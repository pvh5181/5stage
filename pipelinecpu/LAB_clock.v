==> flow/design.v <==
module clock_divider(
        input clk_50M,
        output reg clk_1
);
        reg [27:0] counter = 0;
        always@(posedge clk_50M)
        begin
                if(counter == 28'd25_000_000)
                begin
                        counter <= counter + 1;
                        clk_1 <= 1;
                end else if(counter == 28'd50_000_000)
                begin
                        counter <= 0;
                        clk_1 <= 0;
                end else begin
                        counter <= counter + 1;
                        clk_1 <= clk_1;
                end
        end
endmodule
module edge_detection
(
        input clk_50M,
        input clk_1,
        input load,
        output reg load_new
);
        reg load_hold;
        reg load_hold_old;
        reg load_old;
        always@(posedge clk_50M)
        begin
                load_old <= load;
                if(load_old == 1 & load == 0)
                        load_hold <= 1;
                else if (load_new == 1)
                        load_hold <= 0;
        end
        always@(posedge clk_1)
    begin
		load_hold_old <= load_hold;
		if(load_hold_old == 0 & load_hold == 1)
						load_new <= 1;
		else if (load_new == 1)
						load_new <= 0;
end
endmodule
== Tool chain data of clock_divider ==
What the tools print for clock_divider, step after step.
Lines are those of the file above, counted from 1.
A cell with -- has no value.
Design
  top module: clock_divider
  clock: clk_50M
  cell library: sky130hd
  corner: tt_025C_1v80

== After elaboration ==
Counts by Yosys on the flattened word-level netlist (proc, flatten, opt, wreduce; memories kept). Register bits leave out memories and registers merged into their read ports (data or address); mux counts leave out enables and synchronous resets folded into registers. Print and check cells are left out. Cells with the same type and inputs are merged into one.
Storage and ports
  bits in registers: 29
  bits in latches: 0
  memory bits (writable): 0
  ROM bits: 0
  word width x clocked read ports: 0
  memories kept: 0
  input bits: 1
  output and inout bits: 1
Cells by class
  add/subtract/negate cells: 1
  $mul: 0
  div/mod/pow operators: 0
  magnitude comparators: 0
  eq/ne operators: 2
  shift operators: 0
  muxes and demuxes: 2
  bitwise logic cells: 0
  reduce/logical cells: 0
Operator list (number)
  28-bit 2-to-1 mux: 2
  28-bit by 1-bit adder with 28-bit output (second input constant): 1
  28-bit by 25-bit == test with 1-bit output (second input constant): 1
  28-bit by 26-bit == test with 1-bit output (second input constant): 1

== Logic depth ==
Yosys ltp: most cells in a row. Word level: on the elaborated netlist, between registers, memories and ports. Mapped: between sequential cells and ports; inverters and the memories' decode and read muxes count.
Logic depth
  word-level depth: 3
  ABC_AREA: 1
  gate-level depth with buffers: 10
  gate-level depth less buffers: 10

== Netlist ==
Source: synth_stat.txt of the flow (Yosys; design flattened, memories mapped). It holds for the ABC_AREA given above (unset counts as 0); a run with the other value may have another netlist.
Cell types
  sky130_fd_sc_hd__dfxtp_1: number 29, area in all 580.557 um2
  sky130_fd_sc_hd__nand2_1: number 85, area in all 319.056 um2
  sky130_fd_sc_hd__nor2_1: number 60, area in all 225.216 um2
  sky130_fd_sc_hd__inv_1: number 29, area in all 108.854 um2
  sky130_fd_sc_hd__xor2_1: number 11, area in all 96.342 um2
  sky130_fd_sc_hd__nand3_1: number 10, area in all 50.048 um2
  sky130_fd_sc_hd__nor2_2: number 6, area in all 37.536 um2
  sky130_fd_sc_hd__nor2_4: number 3, area in all 33.782 um2
  sky130_fd_sc_hd__nand2_2: number 5, area in all 31.28 um2
  sky130_fd_sc_hd__a21oi_1: number 6, area in all 30.029 um2
  sky130_fd_sc_hd__ha_1: number 2, area in all 25.024 um2
  sky130_fd_sc_hd__nor3_1: number 5, area in all 25.024 um2
  sky130_fd_sc_hd__and2_1: number 3, area in all 18.768 um2
  sky130_fd_sc_hd__xnor2_1: number 2, area in all 17.517 um2
  sky130_fd_sc_hd__nand3b_1: number 2, area in all 15.014 um2
  sky130_fd_sc_hd__o21bai_1: number 2, area in all 15.014 um2
  sky130_fd_sc_hd__nor3b_1: number 1, area in all 7.507 um2
  sky130_fd_sc_hd__inv_2: number 1, area in all 3.754 um2
Mapped netlist
  cells in the netlist: 262
  chip area (Yosys): 1640.3 um2
  sequential part of the area: 580.6 um2
  flip-flops: 29
  buffers: 0

== Timing after synthesis ==
Path of least setup slack by OpenSTA after synthesis, without wires, with an ideal clock, recovery checks aside; 20% of the period is set as input and as output delay. Where synthesis merged equal registers, the netlist keeps one of their names.
Path post-synthesis
  path kind: register to register
  from: register counter[0]
  to: register counter[24]
  clock period: 3.62 ns
  setup time: 0.119 ns
  launch time at the first pin: 0.000 ns
  arrival: 1.192 ns
  required time: 3.501 ns
  slack: 2.309 ns
  path delay: 1.311 ns
  stages on the path: 8
  buffers on the path: 0
  synthesis period reached: 1.311 ns
"path delay" is the arrival time less input delay plus setup time.
"stages on the path": output pins that drive a net of the path, with the launching flip-flop's if there is one; two outputs of one cell count as two.
"synthesis period reached" is the clock period less the worst setup slack; recovery checks do not enter. This is arithmetic on one report: input and output delays are still those of the set period (20% each).
The rows between start and end are the longest chain of elaborated cells between them; the timing report does not say that the signal goes this way. Where chains are equally long, one stands for them.
A line is the first line of the expression or statement that the cell stems from. Yosys adds cells for indexed reads and writes and turns some case tables into memories.
At most two assigning lines are given for a register; there are more.
On the way, post-synthesis
  cell sequence: sky130_fd_sc_hd__dfxtp_1 -> sky130_fd_sc_hd__ha_1 -> sky130_fd_sc_hd__inv_1 -> sky130_fd_sc_hd__nor2_1 -> sky130_fd_sc_hd__nand2_2 -> sky130_fd_sc_hd__nor2_4 -> sky130_fd_sc_hd__nand2_2 -> sky130_fd_sc_hd__xor2_1
  length of the longest elaborated chain: 3
  elaborated cells on any way between the ends: 5
  classes of those cells: add/sub: 1; eq/ne: 2; mux: 2
RTL lines, path post-synthesis
  from (decl): line 5  | reg [27:0] counter = 0;
  from (assign): line 10  | counter <= counter + 1;
  from (assign): line 17  | counter <= counter + 1;
  28-bit by 1-bit adder with 28-bit output: line 17
  28-bit 2-to-1 mux: line 12  | end else if(counter == 28'd50_000_000)
  28-bit 2-to-1 mux: line 8  | if(counter == 28'd25_000_000)
  to (assign): line 10
  to (assign): line 17
  to (decl): line 5

== Path in the finished layout ==
From the final timing report of run 1: the path of least setup slack in the routed layout; clock arrival at registers is part of the times.
Path post-layout
  path kind: register to output
  from: register clk_1
  to: output port clk_1
  clock period: 2.83 ns
  launch time at the first pin: 0.33 ns
  arrival: 1.22 ns
  required time: 2.26 ns
  slack: 1.04 ns
  stages on the path: 2
  buffers on the path: 1
At most two assigning lines are given for a register; there are more.
On the way, post-layout
  cell sequence: sky130_fd_sc_hd__dfxtp_1 -> sky130_fd_sc_hd__clkdlybuf4s50_1
  length of the longest elaborated chain: 0
  elaborated cells on any way between the ends: 0
  source lines of those cells: 0
RTL lines, path post-layout
  from (decl): line 3  | output reg clk_1
  from (assign): line 11  | clk_1 <= 1;
  from (assign): line 18  | clk_1 <= clk_1;
  to (decl): line 3

## Implementation results

Design clock_divider on sky130hd. What follows are 2 stored runs of the flow, each under its own settings; their order means nothing. The constraints put input and output delay at 20% of the set period each and load the outputs with 0.01 pF.
"achieved clock period (ns)" = clock period - worst setup slack. The figure is calculated, with input and output delays left at 20% of the set period.
"worst setup path time (ns)": the worst setup path's part of the clock period (all of it between registers, 20% less for each end at a port) less its slack. A launch clock that arrives late makes it longer, a capture clock that arrives late makes it shorter.

settings of run 1
{
  "period_ns": 2.83,
  "CORE_UTILIZATION": 66,
  "SETUP_SLACK_MARGIN": 0.74,
  "PLACE_DENSITY": 0.64,
  "CORE_ASPECT_RATIO": 1.02,
  "CORE_MARGIN": 6,
  "CELL_PAD_IN_SITES_DETAIL_PLACEMENT": 0,
  "ABC_AREA": 1,
  "CTS_CLUSTER_SIZE": 84,
  "CAP_MARGIN": 35,
  "SLEW_MARGIN": 20
}
report of run 1
yosys chip area after synthesis (um^2): 1640.3
finish__design__die__area: 3825.8
finish__design__instance__area__stdcell: 1740.4
finish__timing__setup__ws: 1.044
finish__timing__setup__tns: 0.000
achieved clock period (ns): 1.786
worst setup path time (ns): 1.22
worst setup path kind: register to output

settings of run 2
{
  "period_ns": 2.05,
  "CAP_MARGIN": 20,
  "CORE_MARGIN": 2,
  "CORE_UTILIZATION": 40,
  "SLEW_MARGIN": 20
}
report of run 2
yosys chip area after synthesis (um^2): 1331.3
finish__design__die__area: 3805.7
finish__design__instance__area__stdcell: 1491.4
finish__timing__setup__ws: 0.132
finish__timing__setup__tns: 0.000
achieved clock period (ns): 1.918
worst setup path time (ns): 1.92
worst setup path kind: register to register
